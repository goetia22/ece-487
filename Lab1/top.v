==> flow/design.v <==
module LED_7seg(
    input clk,
    output segA, segB, segC, segD, segE, segF, segG, segDP
);
reg [23:0] cnt;
always @(posedge clk) cnt <= cnt+24'h1;
wire cntovf = &cnt;
reg [3:0] BCD_new, BCD_old;
always @(posedge clk) if(cntovf) BCD_new <= (BCD_new==4'h9 ? 4'h0 : BCD_new+4'h1);
always @(posedge clk) if(cntovf) BCD_old <= BCD_new;
reg [4:0] PWM;
wire [3:0] PWM_input = cnt[22:19];
always @(posedge clk) PWM <= PWM[3:0]+PWM_input;
wire [3:0] BCD = (cnt[23] | PWM[4]) ? BCD_new : BCD_old;
reg [7:0] SevenSeg;
always @(*)
case(BCD)
    4'h0: SevenSeg = 8'b11111100;
    4'h1: SevenSeg = 8'b01100000;
    4'h2: SevenSeg = 8'b11011010;
    4'h3: SevenSeg = 8'b11110010;
    4'h4: SevenSeg = 8'b01100110;
    4'h5: SevenSeg = 8'b10110110;
    4'h6: SevenSeg = 8'b10111110;
    4'h7: SevenSeg = 8'b11100000;
    4'h8: SevenSeg = 8'b11111110;
    4'h9: SevenSeg = 8'b11110110;
    4'h10: SevenSeg = 8'b11101100;
    4'h11: SevenSeg = 8'b11111111;  
    4'h12: SevenSeg = 8'B10011100;
    4'h13: SevenSeg = 8'B11111101;  
    4'h14: SevenSeg = 8'B10011110;
    4'h15: SevenSeg = 8'B10001110;
    default: SevenSeg = 8'b00000000;
endcase
assign {segA, segB, segC, segD, segE, segF, segG, segDP} = SevenSeg;
endmodule
=== From RTL to reports: LED_7seg ===
Tool output for the design above, in the order of the flow.
Line numbers count from 1 in the design file above.
Operators: Yosys type, input widths -> output width; for muxes data width and select width s.
Cell names lack the library's common part.
The mark -- stands for no value.

* Top module: LED_7seg
* Clock: clk
* Library: sky130hd
* Corner: tt_025C_1v80

=== Word-level counts ===
Source: Yosys, flattened and elaborated, memories not mapped. Widths are those after wreduce; folded enables and synchronous resets count as part of the registers. Registers that Yosys merges into a memory's read port (data or address) are not register bits. Print and check cells do not count. Equal cells are merged and count once.
Memory sizes are those after Yosys's memory passes, which may raise the word count (mostly to a power of two), join words into wider ones and drop unused or constant bits.

* Register bits after elaboration: 37
* Bits in read-only memories: 112
* Memories: 1
* Output and inout port bits: 8

{| class="wikitable"
|+ Memories
! memory !! words !! bits a word !! rd ports !! wr ports !! line !! RTL
|-
| (name not given) || 16 || 7 || 1 || 0 || 17 || <nowiki>case(BCD)</nowiki>
|}

* Add/subtract/negate cells: 3
* Equal/unequal tests: 1
* Mux-type cells: 1
* Bitwise logic cells: 1
* Reductions and logical operators: 1

{| class="wikitable"
|+ Operator list
! cell !! count
|-
| $add 24x1->24 const B || 1
|-
| $reduce_and 24->1 || 1
|-
| $add 4x4->5 || 1
|-
| $add 4x1->4 const B || 1
|-
| $eq 4x4->1 const B || 1
|-
| $mux 4 || 1
|-
| $or 1x1->1 || 1
|}

=== Longest topological paths ===
Depth = most cells in a row (Yosys ltp): at word level without a register or memory, in the mapped netlist without a sequential cell, where the memories' decode and read muxes count.

* Depth after elaboration: 2
* ABC_AREA: 0
* Gate-level depth with buffers: 7
* Gate-level depth less buffers: 7

=== Netlist ===
Source: synth_stat.txt of the flow (Yosys; design flattened, memories mapped). It holds for the ABC_AREA given above (unset counts as 0); a run with the other value may have another netlist.

* Cell count: 167
* Cell area after synthesis: 0.0017867 mm^2
* Sequential part of the area: 0.0008208 mm^2
* Mapped flip-flops: 37

{| class="wikitable"
|+ Cells by type
! cell type !! count
|-
| dfxtp_1 || 29
|-
| edfxtp_1 || 8
|-
| ha_1 || 13
|-
| xnor2_1 || 18
|-
| xor2_1 || 7
|-
| mux2_2 || 5
|-
| nand3_1 || 11
|-
| nand4_1 || 8
|-
| nor2_1 || 13
|-
| nand2_1 || 12
|-
| mux2i_1 || 4
|-
| inv_1 || 10
|-
| a21o_1 || 3
|-
| mux2i_4 || 1
|-
| fa_1 || 1
|-
| o21ai_0 || 4
|-
| nor3_4 || 1
|-
| a21oi_1 || 3
|}

Not listed: further types 15, cells in them 16.

=== Timing after synthesis ===
OpenSTA on the mapped netlist: ideal clock, no wires. The path of least setup slack (recovery checks aside). Input and output delay are each 20% of the period. Register names are those of the netlist, which keeps one name where synthesis merged equal registers.

* Path kind: reg2out
* From: register cnt[23]
* To: output port segD
* Period: 2,850 ps
* Output delay: 570 ps
* Data arrival time: 1,545 ps
* Data required time: 2,280 ps
* Setup slack: 735 ps
* Path delay: 1,545 ps
* Stages on the path: 6
* Path buffers: 0
* Period reached after synthesis: 2,115 ps

"path delay" = arrival - input delay + setup time.
A path that ends at an output port has no setup time.
"stages on the path" counts driving pins, that of a launching flip-flop among them; a cell with two outputs on the path counts twice.
"period reached after synthesis" is the clock period less the worst setup slack; recovery checks do not enter. This is arithmetic on one report: input and output delays are still those of the set period (20% each).
The rows between start and end are the longest chain of elaborated cells between them; the timing report does not say that the signal goes this way. Where chains are equally long, one stands for them.
Each line given opens the expression or statement behind the cell; cells for indexed reads and writes are added by Yosys, which also makes memories of some case tables.
A memory read counts as a cell of the chain, while the word-level depth stops at memories.

* Cells stage by stage: dfxtp_1 > nor2_4 > mux2_2 > ha_1 > mux2i_1 > o21ai_0
* Length of the longest elaborated chain: 3
* Elaborated cells between the ends (all ways): 3
* RTL lines with such cells: 2

{| class="wikitable"
|+ Ends and longest elaborated chain, post-synthesis
! element !! line !! RTL
|-
| from (decl) || 5 || <nowiki>reg [23:0] cnt;</nowiki>
|-
| from (assign) || 6 || <nowiki>always @(posedge clk) cnt <= cnt+24'h1;</nowiki>
|-
| $or 1x1->1 || 14 || <nowiki>wire [3:0] BCD = (cnt[23] | PWM[4]) ? BCD_new : BCD_old;</nowiki>
|-
| $mux 4 || 14 ||
|-
| $mem_v2 16x7 || 17 || <nowiki>case(BCD)</nowiki>
|-
| to (decl) || 3 || <nowiki>output segA, segB, segC, segD, segE, segF, segG, segDP</nowiki>
|}

=== Path in the finished layout ===
Path of least setup slack in the final report of run 1 (OpenROAD, finished layout, wires in). Where an end is a register, its clock arrival counts in the times.
The path's times are printed in steps of 10 ps; the period is the one set.

* Path kind: reg2out
* From: register cnt[23]
* To: output port segA
* Period: 1,930 ps
* Output delay: 390 ps
* Data arrival time: 1,910 ps
* Data required time: 1,540 ps
* Setup slack: -360 ps
* Stages on the path: 9
* Path buffers: 4

The rows between start and end are the longest chain of elaborated cells between them; the timing report does not say that the signal goes this way. Where chains are equally long, one stands for them.
A memory read counts as a cell of the chain, while the word-level depth stops at memories.

* Cells stage by stage: dfxtp_2 > nor2_4 > buf_4 > buf_6 > mux2i_4 > buf_6 > mux2_4 > o21ai_2 > buf_2
* Length of the longest elaborated chain: 3
* Elaborated cells between the ends (all ways): 3
* RTL lines with such cells: 2

{| class="wikitable"
|+ Ends and longest elaborated chain, after layout
! element !! line !! RTL
|-
| from (decl) || 5 || <nowiki>reg [23:0] cnt;</nowiki>
|-
| from (assign) || 6 || <nowiki>always @(posedge clk) cnt <= cnt+24'h1;</nowiki>
|-
| $or 1x1->1 || 14 || <nowiki>wire [3:0] BCD = (cnt[23] | PWM[4]) ? BCD_new : BCD_old;</nowiki>
|-
| $mux 4 || 14 ||
|-
| $mem_v2 16x7 || 17 || <nowiki>case(BCD)</nowiki>
|-
| to (decl) || 3 || <nowiki>output segA, segB, segC, segD, segE, segF, segG, segDP</nowiki>
|}

Hand-over note for LED_7seg

Measured data: module LED_7seg, platform sky130hd, 2 stored runs of the flow under differing settings, order arbitrary. Input and output delays are each 20% of the period that was set; the output load is 0.01 pF.
By "period reached" is meant the clock period of the run minus its worst setup slack. This is arithmetic on one report: input and output delays are still those of the set period (20% each).
"worst path time" = time allowed to the worst setup path (clock period - input delay - output delay, where it has them) - its slack; a late launch clock adds to it, a late capture clock takes from it.
"power consumption" rests on the timing tool's default activity at the inputs, not on a simulated workload.
"worst path time" is known to 10 ps.

=== Run 1 ===
{| class="wikitable"
! Setting !! Value
|-
| period_ns || 1.93
|-
| CORE_UTILIZATION || 19
|-
| CAP_MARGIN || 20
|-
| CORE_MARGIN || 2
|-
| SLEW_MARGIN || 20
|-
! Result !! Value
|-
| Area of the synthesized netlist || 0.0017867 mm^2
|-
| Area of the die || 0.0101949 mm^2
|-
| Standard-cell area after layout || 0.0022046 mm^2
|-
| Post-layout utilization || 0.24
|-
| Setup slack of the worst path || -363 ps
|-
| Final setup TNS || -2,129 ps
|-
| Smallest hold slack || 413 ps
|-
| Power consumption || 1.320 mW
|-
| Period reached || 2,293 ps
|-
| Worst path time || 1,910 ps
|-
| Worst setup path kind || reg2out
|}

=== Run 2 ===
{| class="wikitable"
! Setting !! Value
|-
| period_ns || 1.27
|-
| CORE_UTILIZATION || 69
|-
| SETUP_SLACK_MARGIN || 0.29
|-
| PLACE_DENSITY || 0.89
|-
| CORE_MARGIN || 9
|-
| ABC_AREA || 1
|-
| GPL_TIMING_DRIVEN || 0
|-
| CAP_MARGIN || 35
|-
| MIN_ROUTING_LAYER || met2
|-
| SLEW_MARGIN || 20
|}
No results, clock tree synthesis failed with DPL-0038.

End of note.
