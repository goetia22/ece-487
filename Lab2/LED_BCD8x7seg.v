==> flow/design.v <==
module LED_BCD8x7seg(clk, segA, segB, segC, segD, segE, segF, segG, segDP, seg_cathode);
input clk;
output segA, segB, segC, segD, segE, segF, segG, segDP;
output [7:0] seg_cathode;
reg [23:0] cnt;
always @(posedge clk) cnt<=cnt+24'h1;
wire cntovf = &cnt;
wire [2:0] digitScan = cnt[18:16];
assign seg_cathode[0] = ~(digitScan==3'h0);
assign seg_cathode[1] = ~(digitScan==3'h1);
assign seg_cathode[2] = ~(digitScan==3'h2);
assign seg_cathode[3] = ~(digitScan==3'h3);
assign seg_cathode[4] = ~(digitScan==3'h4);
assign seg_cathode[5] = ~(digitScan==3'h5);
assign seg_cathode[6] = ~(digitScan==3'h6);
assign seg_cathode[7] = ~(digitScan==3'h7);
wire [8*4-1:0] BCD_digits;
BCD8 BCD(.clk(clk), .ena(cntovf), .BCD_digits(BCD_digits));   
reg [3:0] BCDdigit;
always @(*)
case(digitScan)
    3'd0: BCDdigit = BCD_digits[ 3: 0];
    3'd1: BCDdigit = BCD_digits[ 7: 4];
    3'd2: BCDdigit = BCD_digits[11: 8];
    3'd3: BCDdigit = BCD_digits[15:12];
    3'd4: BCDdigit = BCD_digits[19:16];
    3'd5: BCDdigit = BCD_digits[23:20];
    3'd6: BCDdigit = BCD_digits[27:24];
    3'd7: BCDdigit = BCD_digits[31:28];
endcase
reg [7:0] SevenSeg;
always @(*)
case(BCDdigit)
    4'h0: SevenSeg = 8'b11111100;
    4'h1: SevenSeg = 8'b01100000;
    4'h2: SevenSeg = 8'b11011010;
    4'h3: SevenSeg = 8'b11110010;
    4'h4: SevenSeg = 8'b01100110;
    4'h5: SevenSeg = 8'b10110110;
    4'h6: SevenSeg = 8'b10111110;
    4'h7: SevenSeg = 8'b11100000;
    4'h8: SevenSeg = 8'b11111110;
    4'h9: SevenSeg = 8'b11110110;
    default: SevenSeg = 8'b00000000;
endcase
assign {segA, segB, segC, segD, segE, segF, segG, segDP} = SevenSeg;
endmodule
module BCD8(clk, ena, BCD_digits);
input clk, ena;
output [8*4-1:0] BCD_digits;
wire [7:0] carryout;
assign carryout[0] = ena;
BCD1 digit0(.clk(clk), .ena(carryout[0]), .BCD_digit(BCD_digits[ 3: 0]), .BCD_carryout(carryout[1]));
BCD1 digit1(.clk(clk), .ena(carryout[1]), .BCD_digit(BCD_digits[ 7: 4]), .BCD_carryout(carryout[2]));
BCD1 digit2(.clk(clk), .ena(carryout[2]), .BCD_digit(BCD_digits[11: 8]), .BCD_carryout(carryout[3]));
BCD1 digit3(.clk(clk), .ena(carryout[3]), .BCD_digit(BCD_digits[15:12]), .BCD_carryout(carryout[4]));
BCD1 digit4(.clk(clk), .ena(carryout[4]), .BCD_digit(BCD_digits[19:16]), .BCD_carryout(carryout[5]));
BCD1 digit5(.clk(clk), .ena(carryout[5]), .BCD_digit(BCD_digits[23:20]), .BCD_carryout(carryout[6]));
BCD1 digit6(.clk(clk), .ena(carryout[6]), .BCD_digit(BCD_digits[27:24]), .BCD_carryout(carryout[7]));
BCD1 digit7(.clk(clk), .ena(carryout[7]), .BCD_digit(BCD_digits[31:28]));
endmodule
module BCD1(clk, ena, BCD_digit, BCD_carryout);
input clk, ena;
output [3:0] BCD_digit;
output BCD_carryout;
reg [3:0] BCD_digit;
wire BCDrollover = (BCD_digit==4'd9);
always @(posedge clk)
if(ena)
begin
    if(BCDrollover) BCD_digit<=4'd0; else BCD_digit<=BCD_digit+4'd1;
end
assign BCD_carryout = ena & BCDrollover;
endmodule
From RTL to reports: LED_BCD8x7seg
Tool output for the design above, in the order of the flow.
Line numbers count from 1 in the design file above.
Operators: Yosys type, input widths -> output width; for muxes data width and select width s.
Cell names lack the library's common part.
{"block": "design", "top": "LED_BCD8x7seg", "clock": "clk", "lib": "sky130hd", "pvt_corner": "tt_025C_1v80"}

Word level
Source: Yosys, flattened and elaborated, memories not mapped. Widths are those after wreduce; folded enables and synchronous resets count as part of the registers. Registers that Yosys merges into a memory's read port (data or address) are not register bits. Print and check cells do not count. Equal cells are merged and count once.
Memory sizes are those after Yosys's memory passes, which may raise the word count (mostly to a power of two), join words into wider ones and drop unused or constant bits.
{"block": "op_classes", "mux": 1, "bitwise": 15, "equal": 15, "reduce_and_logical": 2, "n_addsub": 9}
{"block": "ops", "op": "$add 4x1->4 const B", "count": 8}
{"block": "ops", "op": "$eq 4x4->1 const B", "count": 8}
{"block": "ops", "op": "$pmux 4 s8", "count": 1}
{"block": "ops", "op": "$add 24x1->24 const B", "count": 1}
{"block": "ops", "op": "$reduce_and 24->1", "count": 1}
{"block": "ops", "op": "$eq 3x3->1 const B", "count": 4}
{"block": "ops", "op": "$not 1->1", "count": 8}
{"block": "ops", "op": "$and 1x1->1", "count": 7}
{"block": "ops", "op": "$eq 3x2->1 const B", "count": 2}
{"block": "ops", "op": "$eq 3x1->1 const B", "count": 1}
{"block": "ops", "op": "$logic_not 3->1", "count": 1}
{"block": "word_totals", "inputBits": 1, "rom_bits": 112, "memories": 1, "register_bits": 56}
{"block": "mem_list", "memory": "(name not given)", "words": 16, "word_bits": 7, "rd": 1, "wr": 0, "line_no": 33, "source": "case(BCDdigit)"}

Longest topological paths
Depth = most cells in a row (Yosys ltp): at word level without a register or memory, in the mapped netlist without a sequential cell, where the memories' decode and read muxes count.
{"block": "depth", "ltp_word": 8, "ABC_AREA": 0, "mapped_depth": 9}

Netlist
Yosys stat after the flow's synthesis: flattened, memories mapped to cells. It holds for the ABC_AREA given above (unset counts as 0); a run with the other value may have another netlist.
{"block": "types", "cell": "edfxtp_1", "count": 32}
{"block": "types", "cell": "dfxtp_1", "count": 24}
{"block": "types", "cell": "ha_1", "count": 23}
{"block": "types", "cell": "xnor2_1", "count": 28}
{"block": "types", "cell": "nor2_1", "count": 39}
{"block": "types", "cell": "nand2_1", "count": 34}
{"block": "types", "cell": "inv_1", "count": 23}
{"block": "types", "cell": "mux2i_1", "count": 8}
{"block": "types", "cell": "xor2_1", "count": 8}
{"block": "types", "cell": "nand2b_1", "count": 9}
{"block": "types", "cell": "o22ai_1", "count": 9}
{"block": "types", "cell": "nand4_1", "count": 8}
{"block": "types", "cell": "nand3_1", "count": 9}
{"block": "types", "cell": "o21ai_0", "count": 9}
{"block": "types", "cell": "and3_1", "count": 6}
{"block": "types", "cell": "and2_1", "count": 4}
{"block": "types", "cell": "mux2_2", "count": 2}
{"block": "types", "cell": "mux4_2", "count": 1}
Not listed: further types 31, cells in them 47.
{"block": "synth_totals", "buffers": 8, "ff_cells": 56, "area_um2": 3208.1, "cell_count": 323}
The figures by module come from a second, unflattened synthesis with its own total; it is not the netlist above.
{"block": "unflattened", "cells_unflattened": 303, "hier_area_um2": 3359.5}
Rows give one instance, submodules left out.
{"block": "modules", "module": "BCD1", "mod_area_um2": 232.7, "mod_seq_area_um2": 120.1, "instances": 8, "n_cells": 18}
{"block": "modules", "module": "LED_BCD8x7seg", "mod_area_um2": 1497.7, "mod_seq_area_um2": 480.5, "instances": 1, "n_cells": 159}
{"block": "modules", "module": "BCD8", "mod_area_um2": 0.0, "mod_seq_area_um2": 0.0, "instances": 1, "n_cells": 0}

Worst setup path after synthesis
OpenSTA on the mapped netlist: ideal clock, no wires. The path of least setup slack (recovery checks aside). Input and output delay are each 20% of the period. Register names are those of the netlist, which keeps one name where synthesis merged equal registers.
{"block": "synth_timing", "path_type": "reg2out", "startpoint": "register cnt[18]", "endpoint": "output segB", "path_buffers": 1, "period_ps": 5000, "setup_slack_ps": 1852, "driving_pins": 10, "required_time_ps": 4000, "delay_ps": 2148, "arrival_time_ps": 2148, "synth_period_reached_ps": 3148}
"delay_ps" is the arrival time less input delay plus setup time.
A path that ends at an output port has no setup time.
"driving_pins": output pins that drive a net of the path, with the launching flip-flop's if there is one; two outputs of one cell count as two.
"synth_period_reached_ps" is the clock period less the worst setup slack; recovery checks do not enter. This is arithmetic on one report: input and output delays are still those of the set period (20% each).
The rows between start and end are the longest chain of elaborated cells between them; the timing report does not say that the signal goes this way. Where chains are equally long, one stands for them.
Each line given opens the expression or statement behind the cell; cells for indexed reads and writes are added by Yosys, which also makes memories of some case tables.
A memory read counts as a cell of the chain, while the word-level depth stops at memories.
{"block": "synth_between", "cell_sequence": "dfxtp_1 > buf_2 > mux2i_1 > o22ai_1 > o32ai_2 > inv_1 > ha_1 > inv_1 > nand2_1 > a21oi_1", "elab_chain_len": 3, "cone_cells": 10}
{"block": "synth_lines", "item": "from (decl)", "line_no": 5, "source": "reg [23:0] cnt;"}
{"block": "synth_lines", "item": "from (assign)", "line_no": 6, "source": "always @(posedge clk) cnt<=cnt+24'h1;"}
{"block": "synth_lines", "item": "$eq 3x3->1", "line_no": 21, "source": "case(digitScan)"}
{"block": "synth_lines", "item": "$pmux 4 s8", "line_no": 21}
{"block": "synth_lines", "item": "$mem_v2 16x7", "line_no": 33, "source": "case(BCDdigit)"}
{"block": "synth_lines", "item": "to (decl)", "line_no": 3, "source": "output segA, segB, segC, segD, segE, segF, segG, segDP;"}

Path in the finished layout
From the final timing report of entry A: the path of least setup slack in the routed layout; clock arrival at registers is part of the times.
The report prints the path's times to 10 ps; the period is as set.
{"block": "layout_timing", "path_type": "reg2out", "startpoint": "register cnt[18]", "endpoint": "output segA", "period_ps": 2720, "arrival_time_ps": 2320, "path_buffers": 4, "required_time_ps": 2180, "driving_pins": 12, "setup_slack_ps": -140}
The rows between start and end are the longest chain of elaborated cells between them; the timing report does not say that the signal goes this way. Where chains are equally long, one stands for them.
A memory read counts as a cell of the chain, while the word-level depth stops at memories.
{"block": "layout_between", "cell_sequence": "dfxtp_4 > buf_6 > buf_6 > nor2b_4 > and3_4 > o32ai_4 > ha_2 > inv_2 > mux2i_2 > buf_4 > o22ai_2 > buf_2", "elab_chain_len": 3, "cone_cells": 10}
{"block": "layout_lines", "item": "from (decl)", "line_no": 5, "source": "reg [23:0] cnt;"}
{"block": "layout_lines", "item": "from (assign)", "line_no": 6, "source": "always @(posedge clk) cnt<=cnt+24'h1;"}
{"block": "layout_lines", "item": "$eq 3x3->1", "line_no": 21, "source": "case(digitScan)"}
{"block": "layout_lines", "item": "$pmux 4 s8", "line_no": 21}
{"block": "layout_lines", "item": "$mem_v2 16x7", "line_no": 33, "source": "case(BCDdigit)"}
{"block": "layout_lines", "item": "to (decl)", "line_no": 3, "source": "output segA, segB, segC, segD, segE, segF, segG, segDP;"}

Memo
Re: implementation data of LED_BCD8x7seg

Top module LED_BCD8x7seg; platform sky130hd; tools Yosys and OpenROAD; 2 stored runs in no particular order. Input and output delays are each 20% of the period that was set; the output load is 0.01 pF.
"achieved_period_ps" is the run's clock period less its worst setup slack. It is reckoned from that one timing run; input and output delays stay at 20% of the period that was set.
By "worst_path_ps" is meant the share of the clock period that the worst setup path is allowed (20% is reserved at inputs, 20% at outputs), minus its slack. Clock arrival times at its registers enter into it.
"totalPower_uw" rests on the timing tool's default activity at the inputs, not on a simulated workload.
"worst_path_ps" is given in steps of 10 ps.

{"run": "entry A", "settings": { "period_ns": 2.72, "SETUP_SLACK_MARGIN": 0.44, "CAP_MARGIN": 20, "CORE_MARGIN": 2, "CORE_UTILIZATION": 40, "SLEW_MARGIN": 20 }, "results": { "finalCellArea_um2": 4514.3, "setup_worst_slack_ps": -144, "worst_path_ps": 2320, "worst_path_kind": "reg2out", "layout_utilization_pct": 58.1, "synth_chip_area_um2": 3208.1, "achieved_period_ps": 2864, "hold_worst_slack_ps": 454, "timing.setup.tns_ps": -630, "die_area_um2": 8752.5, "totalPower_uw": 1347 }}
{"run": "entry B", "settings": { "period_ns": 3.19, "CORE_UTILIZATION": 19, "SETUP_SLACK_MARGIN": 0.38, "PLACE_DENSITY_LB_ADDON": 0.22, "HOLD_SLACK_MARGIN": -0.05, "GPL_TIMING_DRIVEN": 0, "CTS_CLUSTER_SIZE": 43, "CTS_CLUSTER_DIAMETER": 34, "CAP_MARGIN": 10, "MIN_ROUTING_LAYER": "met2", "CORE_MARGIN": 2, "SLEW_MARGIN": 20 }, "results": { "finalCellArea_um2": 4139.0, "setup_worst_slack_ps": 182, "worst_path_ps": 2370, "worst_path_kind": "reg2out", "layout_utilization_pct": 25.0, "synth_chip_area_um2": 3208.1, "achieved_period_ps": 3008, "hold_worst_slack_ps": 414, "timing.setup.tns_ps": 0, "die_area_um2": 17939.9, "totalPower_uw": 1343 }}
