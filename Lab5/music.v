==> flow/design.v <==
module music(
	input clk,
	output reg speaker
);
reg [30:0] tone;
always @(posedge clk) tone <= tone+31'd1;
wire [7:0] fullnote;
music_ROM get_fullnote(.clk(clk), .address(tone[29:22]), .note(fullnote));
wire [2:0] octave;
wire [3:0] note;
divide_by12 get_octave_and_note(.numerator(fullnote[5:0]), .quotient(octave), .remainder(note));
reg [8:0] clkdivider;
always @*
case(note)
	 0: clkdivider = 9'd511; 
	 1: clkdivider = 9'd482; 
	 2: clkdivider = 9'd455; 
	 3: clkdivider = 9'd430; 
	 4: clkdivider = 9'd405; 
	 5: clkdivider = 9'd383; 
	 6: clkdivider = 9'd361; 
	 7: clkdivider = 9'd341; 
	 8: clkdivider = 9'd322; 
	 9: clkdivider = 9'd303; 
	10: clkdivider = 9'd286; 
	11: clkdivider = 9'd270; 
	default: clkdivider = 9'd0;
endcase
reg [8:0] counter_note;
reg [7:0] counter_octave;
always @(posedge clk) counter_note <= counter_note==0 ? clkdivider : counter_note-9'd1;
always @(posedge clk) if(counter_note==0) counter_octave <= counter_octave==0 ? 8'd255 >> octave : counter_octave-8'd1;
always @(posedge clk) if(counter_note==0 && counter_octave==0 && fullnote!=0 && tone[21:18]!=0) speaker <= ~speaker;
endmodule
module divide_by12(
	input [5:0] numerator,   
	output reg [2:0] quotient, 
	output [3:0] remainder
);
reg [1:0] remainder3to2;
always @(numerator[5:2])
case(numerator[5:2])
	 0: begin quotient=0; remainder3to2=0; end
	 1: begin quotient=0; remainder3to2=1; end
	 2: begin quotient=0; remainder3to2=2; end
	 3: begin quotient=1; remainder3to2=0; end
	 4: begin quotient=1; remainder3to2=1; end
	 5: begin quotient=1; remainder3to2=2; end
	 6: begin quotient=2; remainder3to2=0; end
	 7: begin quotient=2; remainder3to2=1; end
	 8: begin quotient=2; remainder3to2=2; end
	 9: begin quotient=3; remainder3to2=0; end
	10: begin quotient=3; remainder3to2=1; end
	11: begin quotient=3; remainder3to2=2; end
	12: begin quotient=4; remainder3to2=0; end
	13: begin quotient=4; remainder3to2=1; end
	14: begin quotient=4; remainder3to2=2; end
	15: begin quotient=5; remainder3to2=0; end
endcase
assign remainder[1:0] = numerator[1:0];   
assign remainder[3:2] = remainder3to2;   
endmodule
module music_ROM(
	input clk,
	input [7:0] address,
	output reg [7:0] note
);
always @(posedge clk)
case(address)
	  0: note<= 8'd25;
	  1: note<= 8'd27;
	  2: note<= 8'd27;
	  3: note<= 8'd25;
	  4: note<= 8'd22;
	  5: note<= 8'd22;
	  6: note<= 8'd30;
	  7: note<= 8'd30;
	  8: note<= 8'd27;
	  9: note<= 8'd27;
	 10: note<= 8'd25;
	 11: note<= 8'd25;
	 12: note<= 8'd25;
	 13: note<= 8'd25;
	 14: note<= 8'd25;
	 15: note<= 8'd25;
	 16: note<= 8'd25;
	 17: note<= 8'd27;
	 18: note<= 8'd25;
	 19: note<= 8'd27;
	 20: note<= 8'd25;
	 21: note<= 8'd25;
	 22: note<= 8'd30;
	 23: note<= 8'd30;
	 24: note<= 8'd29;
	 25: note<= 8'd29;
	 26: note<= 8'd29;
	 27: note<= 8'd29;
	 28: note<= 8'd29;
	 29: note<= 8'd29;
	 30: note<= 8'd29;
	 31: note<= 8'd29;
	 32: note<= 8'd23;
	 33: note<= 8'd25;
	 34: note<= 8'd25;
	 35: note<= 8'd23;
	 36: note<= 8'd20;
	 37: note<= 8'd20;
	 38: note<= 8'd29;
	 39: note<= 8'd29;
	 40: note<= 8'd27;
	 41: note<= 8'd27;
	 42: note<= 8'd25;
	 43: note<= 8'd25;
	 44: note<= 8'd25;
	 45: note<= 8'd25;
	 46: note<= 8'd25;
	 47: note<= 8'd25;
	 48: note<= 8'd25;
	 49: note<= 8'd27;
	 50: note<= 8'd25;
	 51: note<= 8'd27;
	 52: note<= 8'd25;
	 53: note<= 8'd25;
	 54: note<= 8'd27;
	 55: note<= 8'd27;
	 56: note<= 8'd22;
	 57: note<= 8'd22;
	 58: note<= 8'd22;
	 59: note<= 8'd22;
	 60: note<= 8'd22;
	 61: note<= 8'd22;
	 62: note<= 8'd22;
	 63: note<= 8'd22;
	 64: note<= 8'd25;
	 65: note<= 8'd27;
	 66: note<= 8'd27;
	 67: note<= 8'd25;
	 68: note<= 8'd22;
	 69: note<= 8'd22;
	 70: note<= 8'd30;
	 71: note<= 8'd30;
	 72: note<= 8'd27;
	 73: note<= 8'd27;
	 74: note<= 8'd25;
	 75: note<= 8'd25;
	 76: note<= 8'd25;
	 77: note<= 8'd25;
	 78: note<= 8'd25;
	 79: note<= 8'd25;
	 80: note<= 8'd25;
	 81: note<= 8'd27;
	 82: note<= 8'd25;
	 83: note<= 8'd27;
	 84: note<= 8'd25;
	 85: note<= 8'd25;
	 86: note<= 8'd30;
	 87: note<= 8'd30;
	 88: note<= 8'd29;
	 89: note<= 8'd29;
	 90: note<= 8'd29;
	 91: note<= 8'd29;
	 92: note<= 8'd29;
	 93: note<= 8'd29;
	 94: note<= 8'd29;
	 95: note<= 8'd29;
	 96: note<= 8'd23;
	 97: note<= 8'd25;
	 98: note<= 8'd25;
	 99: note<= 8'd23;
	100: note<= 8'd20;
	101: note<= 8'd20;
	102: note<= 8'd29;
	103: note<= 8'd29;
	104: note<= 8'd27;
	105: note<= 8'd27;
	106: note<= 8'd25;
	107: note<= 8'd25;
	108: note<= 8'd25;
	109: note<= 8'd25;
	110: note<= 8'd25;
	111: note<= 8'd25;
	112: note<= 8'd25;
	113: note<= 8'd27;
	114: note<= 8'd25;
	115: note<= 8'd27;
	116: note<= 8'd25;
	117: note<= 8'd25;
	118: note<= 8'd32;
	119: note<= 8'd32;
	120: note<= 8'd30;
	121: note<= 8'd30;
	122: note<= 8'd30;
	123: note<= 8'd30;
	124: note<= 8'd30;
	125: note<= 8'd30;
	126: note<= 8'd30;
	127: note<= 8'd30;
	128: note<= 8'd27;
	129: note<= 8'd27;
	130: note<= 8'd27;
	131: note<= 8'd27;
	132: note<= 8'd30;
	133: note<= 8'd30;
	134: note<= 8'd30;
	135: note<= 8'd27;
	136: note<= 8'd25;
	137: note<= 8'd25;
	138: note<= 8'd22;
	139: note<= 8'd22;
	140: note<= 8'd25;
	141: note<= 8'd25;
	142: note<= 8'd25;
	143: note<= 8'd25;
	144: note<= 8'd23;
	145: note<= 8'd23;
	146: note<= 8'd27;
	147: note<= 8'd27;
	148: note<= 8'd25;
	149: note<= 8'd25;
	150: note<= 8'd23;
	151: note<= 8'd23;
	152: note<= 8'd22;
	153: note<= 8'd22;
	154: note<= 8'd22;
	155: note<= 8'd22;
	156: note<= 8'd22;
	157: note<= 8'd22;
	158: note<= 8'd22;
	159: note<= 8'd22;
	160: note<= 8'd20;
	161: note<= 8'd20;
	162: note<= 8'd22;
	163: note<= 8'd22;
	164: note<= 8'd25;
	165: note<= 8'd25;
	166: note<= 8'd27;
	167: note<= 8'd27;
	168: note<= 8'd29;
	169: note<= 8'd29;
	170: note<= 8'd29;
	171: note<= 8'd29;
	172: note<= 8'd29;
	173: note<= 8'd29;
	174: note<= 8'd29;
	175: note<= 8'd29;
	176: note<= 8'd30;
	177: note<= 8'd30;
	178: note<= 8'd30;
	179: note<= 8'd30;
	180: note<= 8'd29;
	181: note<= 8'd29;
	182: note<= 8'd27;
	183: note<= 8'd27;
	184: note<= 8'd25;
	185: note<= 8'd25;
	186: note<= 8'd23;
	187: note<= 8'd20;
	188: note<= 8'd20;
	189: note<= 8'd20;
	190: note<= 8'd20;
	191: note<= 8'd20;
	192: note<= 8'd25;
	193: note<= 8'd27;
	194: note<= 8'd27;
	195: note<= 8'd25;
	196: note<= 8'd22;
	197: note<= 8'd22;
	198: note<= 8'd30;
	199: note<= 8'd30;
	200: note<= 8'd27;
	201: note<= 8'd27;
	202: note<= 8'd25;
	203: note<= 8'd25;
	204: note<= 8'd25;
	205: note<= 8'd25;
	206: note<= 8'd25;
	207: note<= 8'd25;
	208: note<= 8'd25;
	209: note<= 8'd27;
	210: note<= 8'd25;
	211: note<= 8'd27;
	212: note<= 8'd25;
	213: note<= 8'd25;
	214: note<= 8'd30;
	215: note<= 8'd30;
	216: note<= 8'd29;
	217: note<= 8'd29;
	218: note<= 8'd29;
	219: note<= 8'd29;
	220: note<= 8'd29;
	221: note<= 8'd29;
	222: note<= 8'd29;
	223: note<= 8'd29;
	224: note<= 8'd23;
	225: note<= 8'd25;
	226: note<= 8'd25;
	227: note<= 8'd23;
	228: note<= 8'd20;
	229: note<= 8'd20;
	230: note<= 8'd29;
	231: note<= 8'd29;
	232: note<= 8'd27;
	233: note<= 8'd27;
	234: note<= 8'd25;
	235: note<= 8'd25;
	236: note<= 8'd25;
	237: note<= 8'd25;
	238: note<= 8'd25;
	239: note<= 8'd25;
	240: note<= 8'd25;
	241: note<= 8'd0;
	242: note<= 8'd00;
	default: note <= 8'd0;
endcase
endmodule
======== Step by step through the tools: music ========
Tool output for the design above, in the order of the flow.
Lines are those of the file above, counted from 1.
Cell names lack the library's common part.
Not given: -
inputs
  top ..................................... music
  clock ................................... clk
  cell library ............................ sky130hd
  timing corner ........................... tt_025C_1v80

======== Word-level counts ========
Source: Yosys, flattened and elaborated, memories not mapped. Widths are those after wreduce; folded enables and synchronous resets count as part of the registers. Registers that Yosys merges into a memory's read port (data or address) are not register bits. Print and check cells do not count. Equal cells are merged and count once.
Memory sizes are those after Yosys's memory passes, which may raise the word count (mostly to a power of two), join words into wider ones and drop unused or constant bits.
bit counts
  memory cells ............................ 3
  ROM bits ................................ 1760
  input port bits ......................... 1
  output and inout port bits .............. 1
  word width x clocked read ports ......... 6
  register bits ........................... 57
memory list
  name              depth  bits a word  read ports  write ports  line  RTL
  (name not given)  256    6            1           0            69    case(address)
  (name not given)  16     9            1           0            14    case(note)
  (name not given)  16     5            1           0            42    case(numerator[5:2])
operators by class
  muxes and demuxes ....................... 2
  bitwise gates (word level) .............. 1
  reduce/logical cells .................... 7
  add/sub/neg operators ................... 3
  shifts and indexed selects .............. 1
operator list
  operator                                           number
  adder 31 x 1 -> 31 bit (second input constant)     1
  subtractor 9 x 1 -> 9 bit (second input constant)  1
  zero test 9 bit                                    1
  2-to-1 mux 9 bit                                   1
  subtractor 8 x 1 -> 8 bit (second input constant)  1
  >> shifter 8 x 3 -> 8 bit (first input constant)   1
  zero test 8 bit                                    1
  nonzero test 8 bit                                 1
  2-to-1 mux 8 bit                                   1
  nonzero test 4 bit                                 1
  logical AND 1 bit                                  3
  inverter 1 bit                                     1

======== Longest topological paths ========
Longest topological path by Yosys (ltp), each cell counted once; first at word level (registers and memories cut), then after technology mapping (sequential cells cut; the memories' decode and read muxes count).
logic depth
  word-level depth ........................ 4
  ABC_AREA ................................ 1
  gate-level depth with buffers ........... 11
  mapped depth without buffers ............ 11

======== Synthesis result ========
The flow's flattened synthesis, as Yosys stat reports it; memories are mapped. The netlist is that of the ABC_AREA named above (0 if unset); the other value can give another one.
The area totals of this step are shown rounded.
mapped netlist
  mapped area ............................. 3600 um2
  sequential area ......................... 1200 um2
  mapped flip-flops ....................... 54
  standard cells after synthesis .......... 551
  buffers ................................. 10
cells by type
  cell      number
  dfxtp_1   45
  nand2_1   196
  nand3_1   60
  ha_1      22
  edfxtp_1  9
  inv_1     66
  xor2_1    25
  nor2_1    44
  o21ai_0   17
  nor3_1    15
  a21oi_1   10
  nor2_2    6
  buf_2     6
  nand4_1   4
  buf_4     3
  nor3_2    2
  nand2_2   3
  xnor2_1   2
Other cell types: 11; their cells: 16.

======== Timing after synthesis ========
Path of least setup slack by OpenSTA after synthesis, without wires, with an ideal clock, recovery checks aside; 20% of the period is set as input and as output delay. Where synthesis merged equal registers, the netlist keeps one of their names.
timing path post-synthesis
  path kind ............................... reg-to-reg
  from .................................... reg counter_octave[0]
  to ...................................... reg speaker
  path slack .............................. 205 ps
  arrival ................................. 1233 ps
  buffers on the path ..................... 0
  launch time at the first pin ............ 0 ps
  path delay .............................. 1545 ps
  stages on the path ...................... 7
  setup time .............................. 312 ps
  clock period ............................ 1750 ps
  period reached after synthesis .......... 1545 ps
"path delay" = arrival - input delay + setup time.
"stages on the path" counts driving pins, that of a launching flip-flop among them; a cell with two outputs on the path counts twice.
"period reached after synthesis" = period - worst setup slack (recovery checks aside). The figure is calculated, with input and output delays left at 20% of the set period.
Between the ends stands the longest chain of elaborated cells between them, by number of cells; it is not shown to be the way that was timed. Of several equally long chains one is given.
Each line given opens the expression or statement behind the cell; cells for indexed reads and writes are added by Yosys, which also makes memories of some case tables.
between the ends, post-synthesis
  cells stage by stage .................... edfxtp_1 inv_1 ha_1 nand3_1 nor2_1 nand2_1 nor3_1
  cells in the longest elaborated chain ... 4
RTL lines, path post-synthesis
  element               line  RTL
  start, declared       30    reg [7:0] counter_octave;
  start, assigned       32    always @(posedge clk) if(counter_note==0) counter_octave <= counter_octave==0 ? 8'd255 >> octave : counter_oct ...
  zero test 8 bit       33    always @(posedge clk) if(counter_note==0 && counter_octave==0 && fullnote!=0 && tone[21:18]!=0) speaker <= ~sp ...
  logical AND 1 bit x3  33
  end, assigned         33
  end, declared         3     output reg speaker

======== Worst path after layout ========
Path of least setup slack in the final report of stored run 1 (OpenROAD, finished layout, wires in). Where an end is a register, its clock arrival counts in the times.
The report prints the path's times to 10 ps; the period is as set.
timing path after layout
  path kind ............................... reg-to-reg
  from .................................... reg get_fullnote.note[3]
  to ...................................... reg counter_note[2]
  stages on the path ...................... 12
  arrival ................................. 1640 ps
  path slack .............................. 40 ps
  launch time at the first pin ............ 310 ps
  buffers on the path ..................... 0
  setup time .............................. 90 ps
  clock period ............................ 1470 ps
Between the ends stands the longest chain of elaborated cells between them, by number of cells; it is not shown to be the way that was timed. Of several equally long chains one is given.
The chain passes a memory read, where the word-level depth is cut; so it can be longer than that depth.
A register here has more assigning lines than the two given.
between the ends, after layout
  cells stage by stage .................... dfxtp_4 inv_4 ha_4 nand2_2 o21ai_1 nand2_1 nand2_4 inv_4 nand2_2 nand2_1 nand2_1 nand2_1
  cells in the longest elaborated chain ... 3
RTL lines, path after layout
  element              line  RTL
  start, declared      66    output reg [7:0] note
  start, assigned      70    0: note<= 8'd25;
  start, assigned      71    1: note<= 8'd27;
  memory (16 x 5 bit)  42    case(numerator[5:2])
  memory (16 x 9 bit)  14    case(note)
  2-to-1 mux 9 bit     31    always @(posedge clk) counter_note <= counter_note==0 ? clkdivider : counter_note-9'd1;
  end, assigned        31
  end, declared        29    reg [8:0] counter_note;

Data sheet: physical implementation of music

Flow measurements of music on sky130hd: 2 stored runs with different settings, listed in no order. Input and output delays are each 20% of the period that was set; the output load is 0.01 pF.
"period reached" = clock period - worst setup slack. The figure is calculated, with input and output delays left at 20% of the set period.
By "time on the worst setup path" is meant the share of the clock period that the worst setup path is allowed (20% is reserved at inputs, 20% at outputs), minus its slack. Clock arrival times at its registers enter into it.
By "power consumption" is meant OpenSTA's value without simulated activity: inputs other than the clock are taken to toggle once in ten clock periods, and the tool carries that through the logic.
"time on the worst setup path" is known to 10 ps.
The measured numbers are rounded.

======== stored run 1 ========
==> flow/run.sh <==
#!/bin/bash
# the make line also repeats the synthesis and layout settings of config.mk as NAME=value (left out here)
make -C /OpenROAD-flow-scripts/flow DESIGN_CONFIG=/design/flow/config.mk WORK_HOME=/design/flow/orfs CLKGATE_MAP_FILE= finish
==> flow/config.mk <==
export PLATFORM = sky130hd
export DESIGN_NAME = music
export DESIGN_NICKNAME = music
export VERILOG_FILES = /design/flow/design.v
export SDC_FILE = /design/flow/constraint.sdc
export NUM_CORES = 4
export LEC_CHECK = 0
export ABC_AREA = 1
export CAP_MARGIN = 15
export CORE_MARGIN = 10
export CORE_UTILIZATION = 38
export CTS_CLUSTER_SIZE = 79
export GPL_ROUTABILITY_DRIVEN = 0
export MAX_ROUTING_LAYER = met5
export PLACE_DENSITY = 0.45
export SETUP_SLACK_MARGIN = 0.24
export SLEW_MARGIN = 5
export TNS_END_PERCENT = 20
==> flow/constraint.sdc <==
create_clock -name core_clock -period 1.47 [get_ports {clk}]
set_input_delay 0.2940 -clock core_clock [delete_from_list [all_inputs] [get_ports {clk}]]
set_output_delay 0.2940 -clock core_clock [all_outputs]
set_load 0.01 [all_outputs]

-------- measured, stored run 1 --------
  synthesis area .......................... 3600 um2
  total die area .......................... 14000 um2
  utilization of the finished layout ...... 52%
  worst slack on setup checks ............. 44 ps
  post-route setup TNS .................... 0 ps
  post-route worst hold slack ............. 450 ps
  power consumption ....................... 0.0024 W
  period reached .......................... 1426 ps
  time on the worst setup path ............ 1430 ps
  critical path type ...................... reg-to-reg

======== stored run 2 ========
==> flow/run.sh <==
#!/bin/bash
# the make line also repeats the synthesis and layout settings of config.mk as NAME=value (left out here)
make -C /OpenROAD-flow-scripts/flow DESIGN_CONFIG=/design/flow/config.mk WORK_HOME=/design/flow/orfs CLKGATE_MAP_FILE= finish
==> flow/config.mk <==
export PLATFORM = sky130hd
export DESIGN_NAME = music
export DESIGN_NICKNAME = music
export VERILOG_FILES = /design/flow/design.v
export SDC_FILE = /design/flow/constraint.sdc
export NUM_CORES = 4
export LEC_CHECK = 0
export ABC_AREA = 0
export CAP_MARGIN = 20
export CELL_PAD_IN_SITES_DETAIL_PLACEMENT = 0
export CELL_PAD_IN_SITES_GLOBAL_PLACEMENT = 2
export CORE_ASPECT_RATIO = 1.32
export CORE_MARGIN = 2
export CORE_UTILIZATION = 36
export CTS_CLUSTER_DIAMETER = 283
export MAX_ROUTING_LAYER = met5
export SETUP_SLACK_MARGIN = 0.37
export SLEW_MARGIN = 20
==> flow/constraint.sdc <==
create_clock -name core_clock -period 1.68 [get_ports {clk}]
set_input_delay 0.3360 -clock core_clock [delete_from_list [all_inputs] [get_ports {clk}]]
set_output_delay 0.3360 -clock core_clock [all_outputs]
set_load 0.01 [all_outputs]

-------- measured, stored run 2 --------
  synthesis area .......................... 3300 um2
  total die area .......................... 9800 um2
  utilization of the finished layout ...... 55%
  worst slack on setup checks ............. -84 ps
  post-route setup TNS .................... -350 ps
  post-route worst hold slack ............. 440 ps
  power consumption ....................... 0.0025 W
  period reached .......................... 1764 ps
  time on the worst setup path ............ 1760 ps
  critical path type ...................... reg-to-reg
